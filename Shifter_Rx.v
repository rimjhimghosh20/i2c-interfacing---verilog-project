==> flow/design.v <==
`timescale 10ns/1ns
module Rx_Shift(clk,RXIn,StartRX2,LatchRXD0,LatchRXD1,ValidRXDIn,RXOut,Size,RXcount);
input clk;
input RXIn;
input StartRX2;
input [3:0] Size;
input [6:0] RXcount;
input LatchRXD0;
input LatchRXD1;
input ValidRXDIn;
output reg [31:0] RXOut;
reg [31:0] RXBuf0;
reg [31:0] RXBuf1;
always @(posedge clk)
begin
	if (StartRX2 == 1 && RXcount <= (Size*8))
	begin
		if (LatchRXD0==1 && ValidRXDIn==1)
		begin
		RXBuf0[(Size*8-1)-RXcount] = RXIn;
		end
		else if(LatchRXD0==1)
		RXBuf0[(Size*8-1)-RXcount] = RXIn;
		else if (LatchRXD1==1 && ValidRXDIn==1)
		begin
		RXBuf1[(Size*8-1)-RXcount] = RXIn;
		end
		else if(LatchRXD1==1)
		RXBuf1[(Size*8-1)-RXcount] = RXIn;
        end
	if(RXcount == 0)
	begin
		if(LatchRXD0 == 1)
			RXOut = RXBuf0;
		else if(LatchRXD1 == 1)
			RXOut = RXBuf1;
	end
end
endmodule
# Step by step through the tools: Rx_Shift

Tool output for the design above, in the order of the flow.
Line numbers count from 1 in the design file above.
A cell with -- has no value.

Top module: Rx_Shift
Clock port: clk
Cell library: sky130hd
Corner: tt_025C_1v80

# Word level

Counts by Yosys on the flattened word-level netlist (proc, flatten, opt, wreduce; memories kept). Register bits leave out memories and registers merged into their read ports (data or address). Print and check cells are left out. Cells with the same type and inputs are merged into one.

Output and inout port bits: 32
Flip-flop bits (word level): 96
Bits of input ports: 17
Elaborated cells: 30

Magnitude comparators: 1
Add/subtract/negate cells: 3
Reductions and logical operators: 6
Shift operators: 2
Bitwise gates (word level): 5
Multiplexer cells: 10

Operators by type and width:

| cell                                                              | count |
| 32-bit 2-to-1 mux                                                 | 10 |
| 32-bit bitwise AND                                                | 2 |
| 32-bit bitwise OR                                                 | 2 |
| 1-bit by 33-bit variable shift with 32-bit output                 | 1 |
| 1-bit by 33-bit variable shift with 32-bit output with constant A | 1 |
| 32-bit negator with 33-bit output                                 | 1 |
| 32-bit by 7-bit subtractor with 32-bit output                     | 1 |
| 32-bit inverter                                                   | 1 |
| 7-bit by 1-bit subtractor with 8-bit output with constant B       | 1 |
| 7-bit less-or-equal comparator                                    | 1 |
| 7-bit zero test                                                   | 1 |
| 1-bit logical AND                                                 | 3 |
| 2-bit AND reduction                                               | 1 |
| 2-bit nonzero test                                                | 1 |

# Logic depth

Yosys ltp: most cells in a row. Word level: on the elaborated netlist, between registers, memories and ports. Mapped: between sequential cells and ports; inverters and the memories' decode and read muxes count.

Depth after elaboration: 14
ABC_AREA: 0
Depth in mapped cells: 24
Mapped depth without buffers: 18

# After synthesis

Yosys stat after the flow's synthesis: flattened, memories mapped to cells. It holds for the ABC_AREA given above (unset counts as 0); a run with the other value may have another netlist.

Cell types:

| type                      | count | area in all (sq um) |
| sky130_fd_sc_hd__dfxtp_1  | 64    | 1.28E+03 |
| sky130_fd_sc_hd__edfxtp_1 | 32    | 960.922 |
| sky130_fd_sc_hd__mux2_2   | 57    | 641.866 |
| sky130_fd_sc_hd__nand3_1  | 76    | 380.365 |
| sky130_fd_sc_hd__ha_1     | 19    | 237.728 |
| sky130_fd_sc_hd__nand2_1  | 61    | 228.97 |
| sky130_fd_sc_hd__a31oi_1  | 29    | 181.424 |
| sky130_fd_sc_hd__mux2i_1  | 15    | 150.144 |
| sky130_fd_sc_hd__clkbuf_1 | 31    | 116.362 |
| sky130_fd_sc_hd__nor2_1   | 31    | 116.362 |
| sky130_fd_sc_hd__a211o_1  | 13    | 113.859 |
| sky130_fd_sc_hd__inv_1    | 29    | 108.854 |
| sky130_fd_sc_hd__nor3_1   | 21    | 105.101 |
| sky130_fd_sc_hd__nand2b_1 | 15    | 93.84 |
| sky130_fd_sc_hd__o211ai_1 | 11    | 82.579 |
| sky130_fd_sc_hd__and3_1   | 12    | 75.072 |
| sky130_fd_sc_hd__nand4_1  | 12    | 75.072 |
| sky130_fd_sc_hd__o21ai_0  | 15    | 75.072 |

Other cell types: 54; their cells: 176.

Flip-flops: 96
Synthesis area: 6366.1 sq um
Cells in the netlist: 719

# Path before layout

Source: OpenSTA report_checks on the synthesized netlist (no wires, ideal clock, input and output delay 20% of the period each), path of least setup slack; recovery checks are left aside. Register names are those of the netlist, which keeps one name where synthesis merged equal registers.

Path type: input to register
From: input Size[0]
To: register RXOut[31]
Stages on the path: 22
Data arrival time: 6497 ps
Buffers on the path: 4
Path delay: 5406 ps
Period: 6780 ps
Setup slack: 17 ps
Library setup time: 265 ps
Input delay: 1356 ps
Synthesis period reached: 6763 ps

"path delay" is the arrival time less input delay plus setup time.
"stages on the path": output pins that drive a net of the path, with the launching flip-flop's if there is one; two outputs of one cell count as two.
"synthesis period reached" is the clock period less the worst setup slack; recovery checks do not enter. This is arithmetic on one report: input and output delays are still those of the set period (20% each).
The rows between start and end are the longest chain of elaborated cells between them; the timing report does not say that the signal goes this way. Where chains are equally long, one stands for them.
A line is the first line of the expression or statement that the cell stems from. Yosys adds cells for indexed reads and writes and turns some case tables into memories.

Cell sequence: sky130_fd_sc_hd__inv_1 sky130_fd_sc_hd__ha_1 sky130_fd_sc_hd__xor2_1 sky130_fd_sc_hd__ha_1 sky130_fd_sc_hd__buf_6 sky130_fd_sc_hd__o21ai_0 sky130_fd_sc_hd__a22o_1 sky130_fd_sc_hd__clkbuf_1 sky130_fd_sc_hd__inv_1 sky130_fd_sc_hd__ha_1 sky130_fd_sc_hd__or3_1 sky130_fd_sc_hd__or4_1 sky130_fd_sc_hd__buf_2 sky130_fd_sc_hd__a211o_1 sky130_fd_sc_hd__or4_1 sky130_fd_sc_hd__a221oi_2 sky130_fd_sc_hd__a2bb2oi_1 sky130_fd_sc_hd__o21bai_2 sky130_fd_sc_hd__nor4_4 sky130_fd_sc_hd__buf_4 sky130_fd_sc_hd__a31oi_1 sky130_fd_sc_hd__or3_1
Length of the longest elaborated chain: 14
Elaborated cells between the ends (all ways): 22

RTL lines, path post-synthesis:

| item                                              | line | source |
| from (decl)                                       | 6    | `input [3:0] Size;` |
| 7-bit by 1-bit subtractor with 8-bit output       | 29   | `RXBuf1[(Size*8-1)-RXcount] = RXIn;` |
| 32-bit by 7-bit subtractor with 32-bit output     | 29   |  |
| 32-bit negator with 33-bit output                 | 29   |  |
| 1-bit by 33-bit variable shift with 32-bit output | 29   |  |
| 32-bit inverter                                   | 29   |  |
| 32-bit bitwise AND                                | 29   |  |
| 32-bit bitwise OR                                 | 29   |  |
| 32-bit 2-to-1 mux                                 | 28   | `else if(LatchRXD1==1)` |
| 32-bit 2-to-1 mux                                 | 24   | `else if (LatchRXD1==1 && ValidRXDIn==1)` |
| 32-bit 2-to-1 mux                                 | 22   | `else if(LatchRXD0==1)` |
| 32-bit 2-to-1 mux                                 | 18   | `if (LatchRXD0==1 && ValidRXDIn==1)` |
| 32-bit 2-to-1 mux                                 | 16   | `if (StartRX2 == 1 && RXcount <= (Size*8))` |
| 32-bit 2-to-1 mux                                 | 35   | `else if(LatchRXD1 == 1)` |
| 32-bit 2-to-1 mux                                 | 33   | `if(LatchRXD0 == 1)` |
| to (assign)                                       | 34   | `RXOut = RXBuf0;` |
| to (assign)                                       | 36   | `RXOut = RXBuf1;` |
| to (decl)                                         | 11   | `output reg [31:0] RXOut;` |

# Path in the finished layout

Path of least setup slack in the final report of entry A (OpenROAD, finished layout, wires in). Where an end is a register, its clock arrival counts in the times.
The path's times are printed in steps of 10 ps; the period is the one set.

Path type: input to register
From: input Size[0]
To: register RXOut[4]
Data arrival time: 7840 ps
Stages on the path: 20
Period: 8350 ps
Setup slack: 600 ps
Buffers on the path: 2
Library setup time: 260 ps
Input delay: 1670 ps

The rows between start and end are the longest chain of elaborated cells between them; the timing report does not say that the signal goes this way. Where chains are equally long, one stands for them.

Cell sequence: sky130_fd_sc_hd__clkdlybuf4s50_1 sky130_fd_sc_hd__inv_1 sky130_fd_sc_hd__ha_1 sky130_fd_sc_hd__xor2_1 sky130_fd_sc_hd__ha_1 sky130_fd_sc_hd__o21ai_0 sky130_fd_sc_hd__a22o_1 sky130_fd_sc_hd__inv_1 sky130_fd_sc_hd__ha_1 sky130_fd_sc_hd__or3_1 sky130_fd_sc_hd__or4_1 sky130_fd_sc_hd__a211o_1 sky130_fd_sc_hd__or4_1 sky130_fd_sc_hd__a221oi_2 sky130_fd_sc_hd__a2bb2oi_1 sky130_fd_sc_hd__o21bai_2 sky130_fd_sc_hd__nor4_4 sky130_fd_sc_hd__buf_12 sky130_fd_sc_hd__a41oi_1 sky130_fd_sc_hd__or3_1
Length of the longest elaborated chain: 14
Elaborated cells between the ends (all ways): 22

RTL lines, path after layout:

| item                                              | line | source |
| from (decl)                                       | 6    | `input [3:0] Size;` |
| 7-bit by 1-bit subtractor with 8-bit output       | 29   | `RXBuf1[(Size*8-1)-RXcount] = RXIn;` |
| 32-bit by 7-bit subtractor with 32-bit output     | 29   |  |
| 32-bit negator with 33-bit output                 | 29   |  |
| 1-bit by 33-bit variable shift with 32-bit output | 29   |  |
| 32-bit inverter                                   | 29   |  |
| 32-bit bitwise AND                                | 29   |  |
| 32-bit bitwise OR                                 | 29   |  |
| 32-bit 2-to-1 mux                                 | 28   | `else if(LatchRXD1==1)` |
| 32-bit 2-to-1 mux                                 | 24   | `else if (LatchRXD1==1 && ValidRXDIn==1)` |
| 32-bit 2-to-1 mux                                 | 22   | `else if(LatchRXD0==1)` |
| 32-bit 2-to-1 mux                                 | 18   | `if (LatchRXD0==1 && ValidRXDIn==1)` |
| 32-bit 2-to-1 mux                                 | 16   | `if (StartRX2 == 1 && RXcount <= (Size*8))` |
| 32-bit 2-to-1 mux                                 | 35   | `else if(LatchRXD1 == 1)` |
| 32-bit 2-to-1 mux                                 | 33   | `if(LatchRXD0 == 1)` |
| to (assign)                                       | 34   | `RXOut = RXBuf0;` |
| to (assign)                                       | 36   | `RXOut = RXBuf1;` |
| to (decl)                                         | 11   | `output reg [31:0] RXOut;` |

Lab notebook: Rx_Shift

Rx_Shift through Yosys and OpenROAD on sky130hd: 2 stored runs, unordered, with their settings and measured results. The constraints put input and output delay at 20% of the set period each and load the outputs with 0.01 pF.
"critical setup path time" means the part of the period allowed to the worst setup path (the constraints hold back 20% at inputs and 20% at outputs) less its slack; where the path has registers, the arrival times of their clocks count too.
By "total power of the final layout" is meant OpenSTA's value without simulated activity: inputs other than the clock are taken to toggle once in ten clock periods, and the tool carries that through the logic.
"critical setup path time" is given in steps of 10 ps.
Settings: . = not set for that run.

| item                                     | entry A           | entry B           |
| period_ns                                | 8.35              | 12.1              |
| CORE_UTILIZATION                         | 44                | 46                |
| SETUP_SLACK_MARGIN                       | -0.51             | 0.06              |
| PLACE_DENSITY                            | 0.79              | .                 |
| CORE_ASPECT_RATIO                        | 1.44              | .                 |
| CELL_PAD_IN_SITES_DETAIL_PLACEMENT       | 0                 | .                 |
| GPL_ROUTABILITY_DRIVEN                   | 0                 | .                 |
| CTS_CLUSTER_DIAMETER                     | 46                | .                 |
| SLEW_MARGIN                              | 30                | 20                |
| CAP_MARGIN                               | 20                | 20                |
| CORE_MARGIN                              | 2                 | 2                 |
| HOLD_SLACK_MARGIN                        | .                 | 0.3               |
| MIN_ROUTING_LAYER                        | .                 | met1              |
| MAX_ROUTING_LAYER                        | .                 | met5              |
| total power of the final layout (µW)     | 1127              | 796               |
| area inside the die boundary (sq um)     | 15462.2           | 14796.3           |
| utilization of the finished layout (%)   | 51.9              | 53.9              |
| worst setup slack after layout (ps)      | 603               | 2664              |
| critical setup path time (ps)            | 6080              | 7020              |
| class of the worst setup path            | input to register | input to register |
| post-route setup TNS (ps)                | 0                 | 0                 |
| lowest hold slack (ps)                   | 466               | 468               |
| synthesis area (sq um)                   | 6366.1            | 6366.1            |
| standard-cell area after routing (sq um) | 7322.0            | 7228.2            |
