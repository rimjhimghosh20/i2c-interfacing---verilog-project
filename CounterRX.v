==> flow/design.v <==
`timescale 10ns/1ns
module counterRX(clk, RXcount, DecRXCount, Burst, Size);
input clk;
input DecRXCount;
input [6:0]Burst;
input [3:0]Size;
output reg [6:0] RXcount;
integer size1, burst, size;
reg init;
initial
begin
	init = 1;
end
always@(posedge clk)
begin
	if (DecRXCount==0)
		begin
		if(Size >0 && init ==1)
		begin
		burst = Burst;
		size = Size*8-1;
		RXcount = size;
		init = 0;
		end
		if(size==0)
		begin
		size = Size*8-1;
		RXcount = size;
		end		
		else
		begin
		size = RXcount;
		end
		end 
	if(size==0 && DecRXCount==1)
		begin
		burst = burst-1;
		size = Size*8;
		end
	if(burst!=0 && DecRXCount==1)
		begin
		size =size-1;
		RXcount = size;
		end
end
endmodule
**Reports on counterRX**

The steps from the RTL of counterRX to its reports follow in flow order.
Line numbers count from 1 in the design file above.
Library cell names are shortened.
A cell with - has no value.

- Top module: counterRX
- Clock: clk
- Cell library: sky130hd
- Library corner: tt_025C_1v80

**Word-level counts**

Yosys after proc, flatten, opt, wreduce and memory -nomap, before mapping. Memory bits, and registers merged into a memory's read port (data or address), are not among the register bits. Print and check cells are not counted. Equal cells are merged and count once.

- Word-level cells: 30
- Register bits: 72
- Output and inout bits: 7
- Bits of input ports: 13

- Add/sub/neg operators: 3
- Multiplexer cells: 13
- Eq/ne operators: 1
- Bitwise logic cells: 1
- $lt $le $gt $ge: 1
- Reductions and logical operators: 7

Operators by type and width:

| operator | number |
|---|---|
| two-way mux 32 bit | 9 |
| subtractor 32 x 2 -> 32 bit with constant B | 2 |
| zero test 32 bit | 2 |
| nonzero test 32 bit | 1 |
| two-way mux 7 bit | 4 |
| subtractor 7 x 1 -> 8 bit with constant B | 1 |
| greater-than comparator 4 x 1 -> 1 bit with constant B | 1 |
| logical AND 1 bit | 3 |
| inequality test 2 x 1 -> 1 bit with constant B | 1 |
| AND reduction 2 bit | 1 |
| NOT 1 bit | 1 |

**Depth**

Yosys ltp: most cells in a row. Word level: on the elaborated netlist, between registers, memories and ports. Mapped: between sequential cells and ports; inverters and the memories' decode and read muxes count.

- Word-level depth: 13
- ABC_AREA: 0
- Gate-level depth with buffers: 21
- Depth with buffers taken out: 17

**Synthesis result**

Source: synth_stat.txt of the flow (Yosys; design flattened, memories mapped). It holds for the ABC_AREA given above (unset counts as 0); a run with the other value may have another netlist.

- Mapped cells: 568
- Area of sequential cells: 1521.5 µm²
- Mapped area: 4880.9 µm²
- Mapped flip-flops: 72

Cells by type:

| cell type | number |
|---|---|
| dfxtp_1 | 64 |
| edfxtp_1 | 8 |
| xnor2_1 | 26 |
| mux2i_1 | 21 |
| nor2_1 | 49 |
| xor2_1 | 18 |
| nand2_1 | 37 |
| nand4_1 | 21 |
| nor3_1 | 26 |
| nand3_1 | 22 |
| nor4_1 | 16 |
| a21oi_1 | 18 |
| o21ai_0 | 18 |
| a211oi_1 | 10 |
| a31oi_1 | 12 |
| and3_1 | 10 |
| or3_1 | 10 |
| a311oi_1 | 6 |

Not listed: further types 71, cells in them 176.

**Path before layout**

OpenSTA on the mapped netlist: ideal clock, no wires. The path of least setup slack (recovery checks aside). Input and output delay are each 20% of the period. Register names are those of the netlist, which keeps one name where synthesis merged equal registers.

- Path kind: input port to flip-flop
- From: input Size[0]
- To: register RXcount[4]
- Arrival: 4.992 ns
- Period: 5.67 ns
- Stages: 18
- Path delay: 4.118 ns
- Required time: 5.410 ns
- Setup time: 0.260 ns
- Path slack: 0.418 ns
- Input delay: 1.134 ns
- Launch time at the first pin: 1.134 ns
- Path buffers: 2
- Period reached after synthesis: 5.252 ns

"path delay" = arrival - input delay + setup time.
"stages" counts driving pins, that of a launching flip-flop among them; a cell with two outputs on the path counts twice.
"period reached after synthesis" is the clock period less the worst setup slack; recovery checks do not enter. This is arithmetic on one report: input and output delays are still those of the set period (20% each).
The rows between start and end are the longest chain of elaborated cells between them; the timing report does not say that the signal goes this way. Where chains are equally long, one stands for them.
Each line given opens the expression or statement behind the cell; cells for indexed reads and writes are added by Yosys, which also makes memories of some case tables.
At most two assigning lines are given for a register; there are more.
The path ends at the data pin of a flip-flop with enable; ways to the enable are not counted.

- Path through: inv_1 > ha_1 > or3b_1 > buf_2 > nand2_1 > inv_2 > mux2i_1 > ha_1 > nor3b_1 > a31o_2 > nand4_1 > mux2i_1 > or4_4 > nor4_4 > and3_4 > buf_6 > nor2_4 > mux2_4
- Length of the longest elaborated chain: 13
- Elaborated cells on any way between the ends: 22

RTL lines, path after synthesis:

| element | RTL line | source |
|---|---|---|
| start, declared | 6 | `input [3:0]Size;` |
| greater-than comparator 4 x 1 -> 1 bit | 18 | `if(Size >0 && init ==1)` |
| logical AND 1 bit | 18 |  |
| two-way mux 32 bit | 18 |  |
| two-way mux 32 bit | 16 | `if (DecRXCount==0)` |
| zero test 32 bit | 25 | `if(size==0)` |
| two-way mux 32 bit | 25 |  |
| two-way mux 32 bit | 16 |  |
| zero test 32 bit | 35 | `if(size==0 && DecRXCount==1)` |
| logical AND 1 bit | 35 |  |
| two-way mux 32 bit | 35 |  |
| nonzero test 32 bit | 40 | `if(burst!=0 && DecRXCount==1)` |
| logical AND 1 bit | 40 |  |
| two-way mux 7 bit | 40 |  |
| end, assigned | 28 | `RXcount = size;` |
| end, assigned | 43 | `RXcount = size;` |
| end, declared | 7 | `output reg [6:0] RXcount;` |

**Worst path after layout**

From the final timing report of flow run A: the path of least setup slack in the routed layout; clock arrival at registers is part of the times.

- Path kind: input port to flip-flop
- From: input Size[1]
- To: register RXcount[4]
- Path buffers: 3
- Setup time: 0.25 ns
- Input delay: 0.58 ns
- Stages: 19
- Required time: 3.02 ns
- Period: 2.92 ns
- Path slack: -0.96 ns
- Arrival: 3.98 ns
- Launch time at the first pin: 0.58 ns

The rows between start and end are the longest chain of elaborated cells between them; the timing report does not say that the signal goes this way. Where chains are equally long, one stands for them.
At most two assigning lines are given for a register; there are more.
The path ends at the data pin of a flip-flop with enable; ways to the enable are not counted.

- Path through: buf_12 > inv_12 > ha_4 > or3b_4 > nand2_8 > inv_8 > mux2i_4 > ha_4 > nor3b_4 > a32oi_1 > buf_4 > nand4b_1 > xor2_1 > a311oi_2 > and4b_1 > and3_4 > buf_6 > nor2_4 > mux2_4
- Length of the longest elaborated chain: 13
- Elaborated cells on any way between the ends: 22

RTL lines, path post-layout:

| element | RTL line | source |
|---|---|---|
| start, declared | 6 | `input [3:0]Size;` |
| greater-than comparator 4 x 1 -> 1 bit | 18 | `if(Size >0 && init ==1)` |
| logical AND 1 bit | 18 |  |
| two-way mux 32 bit | 18 |  |
| two-way mux 32 bit | 16 | `if (DecRXCount==0)` |
| zero test 32 bit | 25 | `if(size==0)` |
| two-way mux 32 bit | 25 |  |
| two-way mux 32 bit | 16 |  |
| zero test 32 bit | 35 | `if(size==0 && DecRXCount==1)` |
| logical AND 1 bit | 35 |  |
| two-way mux 32 bit | 35 |  |
| nonzero test 32 bit | 40 | `if(burst!=0 && DecRXCount==1)` |
| logical AND 1 bit | 40 |  |
| two-way mux 7 bit | 40 |  |
| end, assigned | 28 | `RXcount = size;` |
| end, assigned | 43 | `RXcount = size;` |
| end, declared | 7 | `output reg [6:0] RXcount;` |

2 stored runs of counterRX in the flow (synthesis by Yosys, layout by OpenROAD, sky130hd cells), in arbitrary order. Constraints: input delay and output delay 20% of the set period each, output load 0.01 pF.
"achieved period": clock period set for the run, less the worst setup slack. It is reckoned from that one timing run; input and output delays stay at 20% of the period that was set.
"worst path time" means the part of the period allowed to the worst setup path (the constraints hold back 20% at inputs and 20% at outputs) less its slack; where the path has registers, the arrival times of their clocks count too.
"total power after layout" rests on the timing tool's default activity at the inputs, not on a simulated workload.

### Flow run A

==> flow/run.sh <==
#!/bin/bash
# the make line also repeats the synthesis and layout settings of config.mk as NAME=value (left out here)
make -C /OpenROAD-flow-scripts/flow DESIGN_CONFIG=/design/flow/config.mk WORK_HOME=/design/flow/orfs CLKGATE_MAP_FILE= finish
==> flow/config.mk <==
export PLATFORM = sky130hd
export DESIGN_NAME = counterRX
export DESIGN_NICKNAME = counterRX
export VERILOG_FILES = /design/flow/design.v
export SDC_FILE = /design/flow/constraint.sdc
export NUM_CORES = 4
export LEC_CHECK = 0
export CAP_MARGIN = 20
export CORE_MARGIN = 2
export CORE_UTILIZATION = 40
export SLEW_MARGIN = 20
==> flow/constraint.sdc <==
create_clock -name core_clock -period 2.92 [get_ports {clk}]
set_input_delay 0.5840 -clock core_clock [delete_from_list [all_inputs] [get_ports {clk}]]
set_output_delay 0.5840 -clock core_clock [all_outputs]
set_load 0.01 [all_outputs]

Results of flow run A:
- Achieved period: 3.882 ns
- Total power after layout: 3429 µW
- Post-synthesis cell area: 4880.9 µm²
- Utilization of the finished layout: 0.658
- Worst path time: 3.30 ns
- Critical path type: input port to flip-flop
- Standard-cell area after layout: 7870.1 µm²
- Total negative setup slack: -39.006 ns
- Area inside the die boundary: 13102.2 µm²
- Worst setup slack after layout: -0.962 ns
- Lowest hold slack: 0.502 ns

### Flow run B

==> flow/run.sh <==
#!/bin/bash
# the make line also repeats the synthesis and layout settings of config.mk as NAME=value (left out here)
make -C /OpenROAD-flow-scripts/flow DESIGN_CONFIG=/design/flow/config.mk WORK_HOME=/design/flow/orfs CLKGATE_MAP_FILE= finish
==> flow/config.mk <==
export PLATFORM = sky130hd
export DESIGN_NAME = counterRX
export DESIGN_NICKNAME = counterRX
export VERILOG_FILES = /design/flow/design.v
export SDC_FILE = /design/flow/constraint.sdc
export NUM_CORES = 4
export LEC_CHECK = 0
export CAP_MARGIN = 20
export CELL_PAD_IN_SITES_DETAIL_PLACEMENT = 1
export CORE_MARGIN = 3
export CORE_UTILIZATION = 28
export GPL_ROUTABILITY_DRIVEN = 0
export HOLD_SLACK_MARGIN = 0.02
export PLACE_DENSITY_LB_ADDON = 0.13
export SETUP_SLACK_MARGIN = 1.07
export SLEW_MARGIN = 5
==> flow/constraint.sdc <==
create_clock -name core_clock -period 9.2 [get_ports {clk}]
set_input_delay 1.8400 -clock core_clock [delete_from_list [all_inputs] [get_ports {clk}]]
set_output_delay 1.8400 -clock core_clock [all_outputs]
set_load 0.01 [all_outputs]

Results of flow run B:
- Post-synthesis cell area: 4880.9 µm²
- Worst path time: 5.61 ns
- Critical path type: input port to flip-flop
- Area inside the die boundary: 19052.3 µm²
- Lowest hold slack: 0.507 ns
- Worst setup slack after layout: 1.751 ns
- Utilization of the finished layout: 0.329
- Achieved period: 7.449 ns
- Standard-cell area after layout: 5530.3 µm²
- Total negative setup slack: 0.000 ns
- Total power after layout: 951 µW
